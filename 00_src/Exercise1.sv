==> flow/design.v <==
module Exercise1 #(parameter ADDR_WIDTH=10,
                   parameter DATA_WIDTH=8)
            (rst_n,clk,start,ADDR,DATA,MAX,MIN,done, min_temp, max_temp, value_temp);
  input   logic rst_n;  
  input   logic clk;    
  input   logic start;
  output   logic [ADDR_WIDTH-1:0]ADDR;
  input   logic [DATA_WIDTH-1:0]DATA;
  output    logic [DATA_WIDTH-1:0]MIN;
  output   logic [DATA_WIDTH-1:0]MAX;
  output   logic done;
  output  logic [7:0]min_temp;
  output  logic [7:0]max_temp;
  output  logic [7:0]value_temp;
  logic lt_1024;
  logic comp_max;
  logic comp_min;
  logic count_rst;
  logic count_ld;
  logic value_rst;
  logic  value_ld;
  logic max_rst;
  logic max_update;
  logic max_ld;
  logic min_ld;
  logic min_set;
  logic min_update;
  logic [9:0]count_temp;
  logic [7:0]value_reg_out;
  logic [7:0]max_temp_out;
  logic [7:0]min_temp_out;
  assign min_temp= min_temp_out;
  assign max_temp= max_temp_out;
  assign value_temp= value_reg_out;
  register #(10) count_reg (.rst(count_rst),
	  		    .en(count_ld),
			    .set(1'b0),
			    .clk(clk),
			    .D(count_temp),
			    .Q(ADDR));
  adder #(10) adder_countup_1 (.A(ADDR),
                      .S(count_temp));
  register #(8) value_reg (.rst(value_rst),
                    .en(value_ld),
                    .set(1'b0),
                    .clk(clk),
                    .D(DATA),
                    .Q(value_reg_out));
  register #(8) max_temp_reg (.rst(max_rst),
                    .en(max_update),
                    .set(1'b0),
                    .clk(clk),
                    .D(value_reg_out),
                    .Q(max_temp_out));
  register #(8) min_temp_reg (.rst(1'b0),
                    .en(min_update),
                    .set(min_set),
                    .clk(clk),
                    .D(value_reg_out),
                    .Q(min_temp_out));
  register #(8) max_reg (.rst(max_rst),
                    .en(max_ld),
                    .set(1'b0),
                    .clk(clk),
                    .D(max_temp_out),
                    .Q(MAX));    
   register #(8) min_reg (.rst(max_rst),
                    .en(min_ld),
                    .set(1'b0),
                    .clk(clk),
                    .D(min_temp_out),
                    .Q(MIN));  
  compare_A_lt_B #(8)  compare_min  (.A(min_temp_out),
                          .B(value_reg_out),
                          .A_lt_B(comp_min));
  compare_A_lt_B #(8)  compare_max  (.B(value_reg_out),
                          .A(max_temp_out),
                          .A_lt_B(comp_max));                   
  compare_A_lt_B #(10)  compare_1024    (.A( ADDR),
                            .B(10'd1023),
                            .A_lt_B(lt_1024));    
  FSM       fsm  (.rst_n(rst_n),
             .clk(clk),
             .start(start),
             .lt_1024(lt_1024),
             .comp_max(comp_max),
             .comp_min(comp_min),
             .count_rst(count_rst),
             .count_ld(count_ld),
             .value_rst(value_rst),
             .value_ld(value_ld),
             .max_rst(max_rst),
             .max_update(max_update),
             .max_ld(max_ld),
             .min_ld(min_ld),
             .min_set(min_set),
             .min_update(min_update),
             .done(done));
endmodule
module FSM( input logic rst_n, 
				input logic clk, 
				input logic start, 
				input logic lt_1024, 
				input logic comp_max, 
				input logic comp_min, 
				output logic count_rst, 
				output logic count_ld, 
				output logic value_rst, 
				output logic value_ld, 
				output logic max_rst, 
				output logic max_update, 
				output logic max_ld,
				output logic min_ld, 
				output logic min_set, 
				output logic min_update, 
				output logic done );
  parameter [2:0]  S0 =4'd0, 
	  	   S1 =4'd1, 
		   S2 =4'd2, 
		   S3 =4'd3, 
		   S4 =4'd4, 
		   S5 =4'd5, 
		   S6 =4'd6, 
		   S7 =4'd7; 
	 reg [2:0] state, next_state;
  always_ff @(posedge clk)
  begin
    if (!rst_n)    
      state <= S0;
    else
      state <= next_state;
  end
  always @(state or  start or lt_1024 or comp_max or comp_min )
  begin
    case (state)
      S0: if (start)  next_state = S1;
          else        next_state = S0;
      S1: next_state = S2;
      S2: if (lt_1024) next_state = S3;
          else         next_state = S7;
      S3: if (comp_min && comp_max) next_state = S4; 
          else if (!comp_min && !comp_max) next_state = S5; 
          else if (!comp_min && comp_max) next_state = S6; 
          else next_state = S2;  
      S4: next_state = S2;
      S5: next_state = S2;
      S6: next_state = S2;
      S7: next_state = S0;
    endcase
  end
  always_comb
  begin
    count_rst = 1'b0;
    count_ld = 1'b0;
    value_rst = 1'b0;
    value_ld = 1'b0;
    max_rst = 1'b0;
    max_update = 1'b0;
    max_ld = 1'b0;
    min_set = 1'b0;
    min_ld = 1'b0;
    min_update = 1'b0;
    done = 1'b0;
    case (state)
      S0: begin
           count_rst = 1'b0;
           count_ld = 1'b0;
           value_ld = 1'b0;
           value_rst = 1'b0;
           max_rst = 1'b0;
           max_update = 1'b0;
           max_ld = 1'b0;
           min_ld = 1'b0;
           min_set = 1'b0;
           min_update = 1'b0;
           done = 1'b0;
         end
      S1: begin  
           count_rst = 1'b1; 
           count_ld = 1'b0;
           value_ld = 1'b0;
           value_rst = 1'b1;  
           max_rst = 1'b1; 
           max_update = 1'b0;
           min_ld = 1'b0;
           min_set = 1'b1; 
           min_update = 1'b0;
           max_ld = 1'b0;
           done = 1'b0;
         end
      S2: begin  
           count_rst = 1'b0;
           count_ld = 1'b0;
           value_ld = 1'b1;
           value_rst = 1'b0;
           max_rst = 1'b0;
           max_update = 1'b0;
           min_ld = 1'b0;
           min_set = 1'b0;
           min_update = 1'b0;
           max_ld = 1'b0;
           done = 1'b0;
         end
      S3: begin  
           count_rst = 1'b0;
           count_ld = 1'b1;   
           value_ld = 1'b1;  
           value_rst = 1'b0;
           max_rst = 1'b0;
           max_update = 1'b0;
           min_ld = 1'b0;
           min_set = 1'b0;
           min_update = 1'b0;
           max_ld = 1'b0;
           done = 1'b0;
         end
      S4: begin    
           count_rst = 1'b0;
           count_ld = 1'b0;
           value_ld = 1'b0;
           value_rst = 1'b0;
           max_rst = 1'b0;
           max_update = 1'b1;
           min_ld = 1'b0;
           min_set = 1'b0;
           min_update = 1'b0;
           max_ld = 1'b0;
           done = 1'b0;
         end
      S5: begin
           count_rst = 1'b0;
           count_ld = 1'b0;
           value_ld = 1'b0;
           value_rst = 1'b0;
           max_rst = 1'b0;
           max_update = 1'b0;
           min_ld = 1'b0;
           min_set = 1'b0;
           min_update = 1'b1;
           max_ld = 1'b0;
           done = 1'b0;
         end
      S6: begin
           count_rst = 1'b0;
           count_ld = 1'b0;
           value_ld = 1'b0;
           value_rst = 1'b0;
           max_rst = 1'b0;
           max_update = 1'b1;
           min_ld = 1'b0;
           min_set = 1'b0;
           min_update = 1'b1;
           max_ld = 1'b0;
           done = 1'b0;
         end
      S7: begin
           count_rst = 1'b0;
           count_ld = 1'b0;
           value_ld = 1'b0;
           value_rst = 1'b0;
           max_rst = 1'b0;
           max_update = 1'b0;
           min_ld = 1'b1;
           min_set = 1'b0;
           min_update = 1'b0;
           max_ld = 1'b1;
           done = 1'b1;
         end
    endcase
  end
endmodule
module adder #(parameter WIDTH=10)
            (A,S);
  input   logic [WIDTH -1:0]A;
  output   logic [WIDTH -1:0]S;
     assign S=A+ 10'd1;
endmodule
module compare_A_lt_B #(parameter WIDTH=8)
            (A,B,A_lt_B);
  input   logic [WIDTH -1:0]A;
  input   logic [WIDTH -1:0]B;
  output   logic A_lt_B;
  always_comb
    begin  
      if (A<B)
        A_lt_B =1;
      else 
	A_lt_B =0;
	end
endmodule
module register #(parameter WIDTH=8)
            (rst, set, en, clk, D, Q);
  input   logic rst;
  input   logic set;
  input   logic en;
  input   logic clk;    
  input   logic [WIDTH-1:0] D;
  output  logic [WIDTH-1:0] Q;
  always_ff @(posedge clk) begin  
      if (rst)
        Q <= 0;
      else if (set)
        Q <= 'hFF;
      else if (en)
        Q <= D;
    end
endmodule
== Reports on Exercise1 ==
Tool output for the design above, in the order of the flow.
Lines are those of the file above, counted from 1.
Operators: Yosys type, input widths -> output width; for muxes data width and select width s.
Cell names lack the library's common part.
The mark -- stands for no value.
Design
  top module: Exercise1
  clock: clk
  library: sky130hd
  library corner: tt_025C_1v80

== Elaborated design ==
Counts by Yosys on the flattened word-level netlist (proc, flatten, opt, wreduce; memories kept). Print and check cells are left out. Cells with the same type and inputs are merged into one.
Yosys's memory passes give these memory sizes; they may raise the number of words (mostly to a power of two), join words into wider ones and drop unused or constant bits.
Word-level totals
  flip-flop bits (word level): 53
  ROM bits: 88
  clocked read ports x word width: 11
  memory cells: 1
  output and inout port bits: 51
Memories
  (name not given): depth 8, bits a word 11, rd ports 1, wr ports 0, RTL line 164  | case (state)
Cells by class
  $add $sub $neg: 1
  $lt $le $gt $ge: 3
  equality and inequality tests: 7
  mux-type cells: 10
  reductions and logical operators: 7
Operator list (count)
  $lt 8x8->1: 2
  $pmux 3 s5: 1
  $mux 3: 5
  $eq 3x3->1 const B: 4
  $add 10x1->10 const B: 1
  $lt 10x10->1 const B: 1
  $eq 3x2->1 const B: 2
  $reduce_or 4->1: 1
  $mux 1: 4
  $logic_and 1x1->1: 3
  $eq 3x1->1 const B: 1
  $logic_not 3->1: 1
  $logic_not 1->1: 2

== Longest topological paths ==
Depth = most cells in a row (Yosys ltp): at word level without a register or memory, in the mapped netlist without a sequential cell, where the memories' decode and read muxes count.
Depth
  word-level depth: 9
  ABC_AREA: 0
  mapped depth: 12
  mapped depth without buffers: 12

== Mapped cells and area ==
Yosys stat after the flow's synthesis: flattened, memories mapped to cells. It holds for the ABC_AREA given above (unset counts as 0); a run with the other value may have another netlist.
Cell types
  dfxtp_1: count 59, area in all 1.18E+03 um^2
  mux2i_1: count 33, area in all 330.317 um^2
  ha_1: count 17, area in all 212.704 um^2
  nor2_1: count 45, area in all 168.912 um^2
  a211o_1: count 8, area in all 70.067 um^2
  nor2b_1: count 11, area in all 68.816 um^2
  xnor2_1: count 6, area in all 52.55 um^2
  inv_1: count 12, area in all 45.043 um^2
  a21o_1: count 4, area in all 30.029 um^2
  nand2_1: count 8, area in all 30.029 um^2
  clkbuf_1: count 7, area in all 26.275 um^2
  xor2_1: count 3, area in all 26.275 um^2
  a21oi_1: count 5, area in all 25.024 um^2
  buf_2: count 5, area in all 25.024 um^2
  o21ai_0: count 5, area in all 25.024 um^2
  a211oi_4: count 1, area in all 20.019 um^2
  nor3_1: count 4, area in all 20.019 um^2
  nand4_1: count 3, area in all 18.768 um^2
Other cell types: 14; their cells: 18.
Mapped netlist
  standard cells after synthesis: 254
  mapped area: 2504.9 um^2
  sequential area: 1181.1 um^2
  flip-flop cells: 59
By module: a second synthesis without flattening, with its own total; a netlist apart from the flattened one above.
Second synthesis, totals
  cells (unflattened synthesis): 314
  area total of the unflattened synthesis: 3015.4 um^2
Rows give one instance, submodules left out.
By module
  register #(WIDTH=8): times used 5, cells 27, area 299.0 um^2, sequential area 160.2 um^2
  FSM: times used 1, cells 38, area 391.6 um^2, sequential area 180.2 um^2
  register #(WIDTH=10): times used 1, cells 33, area 369.1 um^2, sequential area 200.2 um^2
  compare_A_lt_B #(WIDTH=8): times used 2, cells 25, area 176.4 um^2, sequential area 0.0 um^2
  compare_A_lt_B #(WIDTH=10): times used 1, cells 32, area 235.2 um^2, sequential area 0.0 um^2
  adder #(WIDTH=10): times used 1, cells 24, area 163.9 um^2, sequential area 0.0 um^2
  Exercise1: times used 1, cells 2, area 7.5 um^2, sequential area 0.0 um^2

== Path before layout ==
Source: OpenSTA report_checks on the synthesized netlist (no wires, ideal clock, input and output delay 20% of the period each), path of least setup slack; recovery checks are left aside. Register names are those of the netlist, which keeps one name where synthesis merged equal registers.
Timing path after synthesis
  path type: register to register
  start point: register value_reg.Q[2]
  end point: register (name not given)
  clock period: 3.07 ns
  library setup time: 0.127 ns
  launch time at the first pin: 0.000 ns
  arrival time: 2.183 ns
  data required time: 2.943 ns
  setup slack: 0.760 ns
  path delay: 2.310 ns
  stages: 13
  synthesis period reached: 2.31 ns
"path delay" = arrival - input delay + setup time.
"stages": output pins that drive a net of the path, with the launching flip-flop's if there is one; two outputs of one cell count as two.
"synthesis period reached" = period - worst setup slack (recovery checks aside). The figure is calculated, with input and output delays left at 20% of the set period.
The rows between start and end are the longest chain of elaborated cells between them; the timing report does not say that the signal goes this way. Where chains are equally long, one stands for them.
A line is the first line of the expression or statement that the cell stems from. Yosys adds cells for indexed reads and writes and turns some case tables into memories.
A register here has more assigning lines than the two given.
On the way, after synthesis
  path through: dfxtp_1 inv_1 ha_1 a21oi_1 o21ai_0 a31oi_1 o21ai_0 ha_1 nand2b_1 a311o_1 inv_2 xnor2_1 nor2_1
  length of the longest elaborated chain: 9
Ends and longest elaborated chain, after synthesis
  start: declaration: RTL line 298  | output  logic [WIDTH-1:0] Q;
  start: assignment: RTL line 301  | Q <= 0;
  start: assignment: RTL line 303  | Q <= 'hFF;
  $lt 8x8->1: RTL line 285  | if (A<B)
  $mux 1: RTL line 285
  $logic_not 1->1: RTL line 143  | else if (!comp_min && comp_max) next_state = S6;
  $logic_and 1x1->1: RTL line 143
  $mux 3: RTL line 143
  $mux 3: RTL line 142  | else if (!comp_min && !comp_max) next_state = S5;
  $mux 3: RTL line 141  | S3: if (comp_min && comp_max) next_state = S4;
  $pmux 3 s5: RTL line 135  | case (state)
  $mux 3

== Worst path after layout ==
From the final timing report of stored run 1: the path of least setup slack in the routed layout; clock arrival at registers is part of the times.
Timing path post-layout
  path type: register to register
  start point: register value_reg.Q[2]
  end point: register (name not given)
  clock period: 3.51 ns
  library setup time: 0.12 ns
  launch time at the first pin: 0.33 ns
  arrival time: 2.63 ns
  data required time: 3.72 ns
  setup slack: 1.10 ns
  stages: 13
The rows between start and end are the longest chain of elaborated cells between them; the timing report does not say that the signal goes this way. Where chains are equally long, one stands for them.
A register here has more assigning lines than the two given.
On the way, post-layout
  path through: dfxtp_1 inv_1 ha_1 a21oi_1 o21ai_0 a31oi_1 o21ai_0 ha_1 nand2b_1 a311o_1 inv_2 xnor2_1 nor2_1
  length of the longest elaborated chain: 9
Ends and longest elaborated chain, post-layout
  start: declaration: RTL line 298  | output  logic [WIDTH-1:0] Q;
  start: assignment: RTL line 301  | Q <= 0;
  start: assignment: RTL line 303  | Q <= 'hFF;
  $lt 8x8->1: RTL line 285  | if (A<B)
  $mux 1: RTL line 285
  $logic_not 1->1: RTL line 143  | else if (!comp_min && comp_max) next_state = S6;
  $logic_and 1x1->1: RTL line 143
  $mux 3: RTL line 143
  $mux 3: RTL line 142  | else if (!comp_min && !comp_max) next_state = S5;
  $mux 3: RTL line 141  | S3: if (comp_min && comp_max) next_state = S4;
  $pmux 3 s5: RTL line 135  | case (state)
  $mux 3

==> results <==
Module Exercise1, platform sky130hd: 2 stored runs of the flow (Yosys, OpenROAD) with differing settings, in no particular order. Input and output delays are each 20% of the period that was set; the output load is 0.01 pF.
"worst setup path time" means the part of the period allowed to the worst setup path (the constraints hold back 20% at inputs and 20% at outputs) less its slack; where the path has registers, the arrival times of their clocks count too.
"power" rests on the timing tool's default activity at the inputs, not on a simulated workload.
[stored run 1] settings: period_ns=3.51, CAP_MARGIN=20, CORE_MARGIN=2, CORE_UTILIZATION=40, SLEW_MARGIN=20
[stored run 1] result: chip area after synthesis (Yosys) 2504.9 um^2, die area 6911.4 um^2, standard-cell area of the final layout 3348.2 um^2, utilization 0.559, worst setup slack after layout 1.097 ns, total negative slack 0.000 ns, power 1963 uW, worst setup path time 2.41 ns, worst setup path kind register to register
[stored run 2] settings: period_ns=4.89, CORE_UTILIZATION=34, SETUP_SLACK_MARGIN=-0.15, PLACE_DENSITY_LB_ADDON=0.05, GPL_TIMING_DRIVEN=0, CTS_CLUSTER_SIZE=13, CAP_MARGIN=20, CORE_MARGIN=2, SLEW_MARGIN=20
[stored run 2] result: chip area after synthesis (Yosys) 2504.9 um^2, die area 8070.3 um^2, standard-cell area of the final layout 3399.5 um^2, utilization 0.474, worst setup slack after layout 2.285 ns, total negative slack 0.000 ns, power 1376 uW, worst setup path time 2.61 ns, worst setup path kind register to register
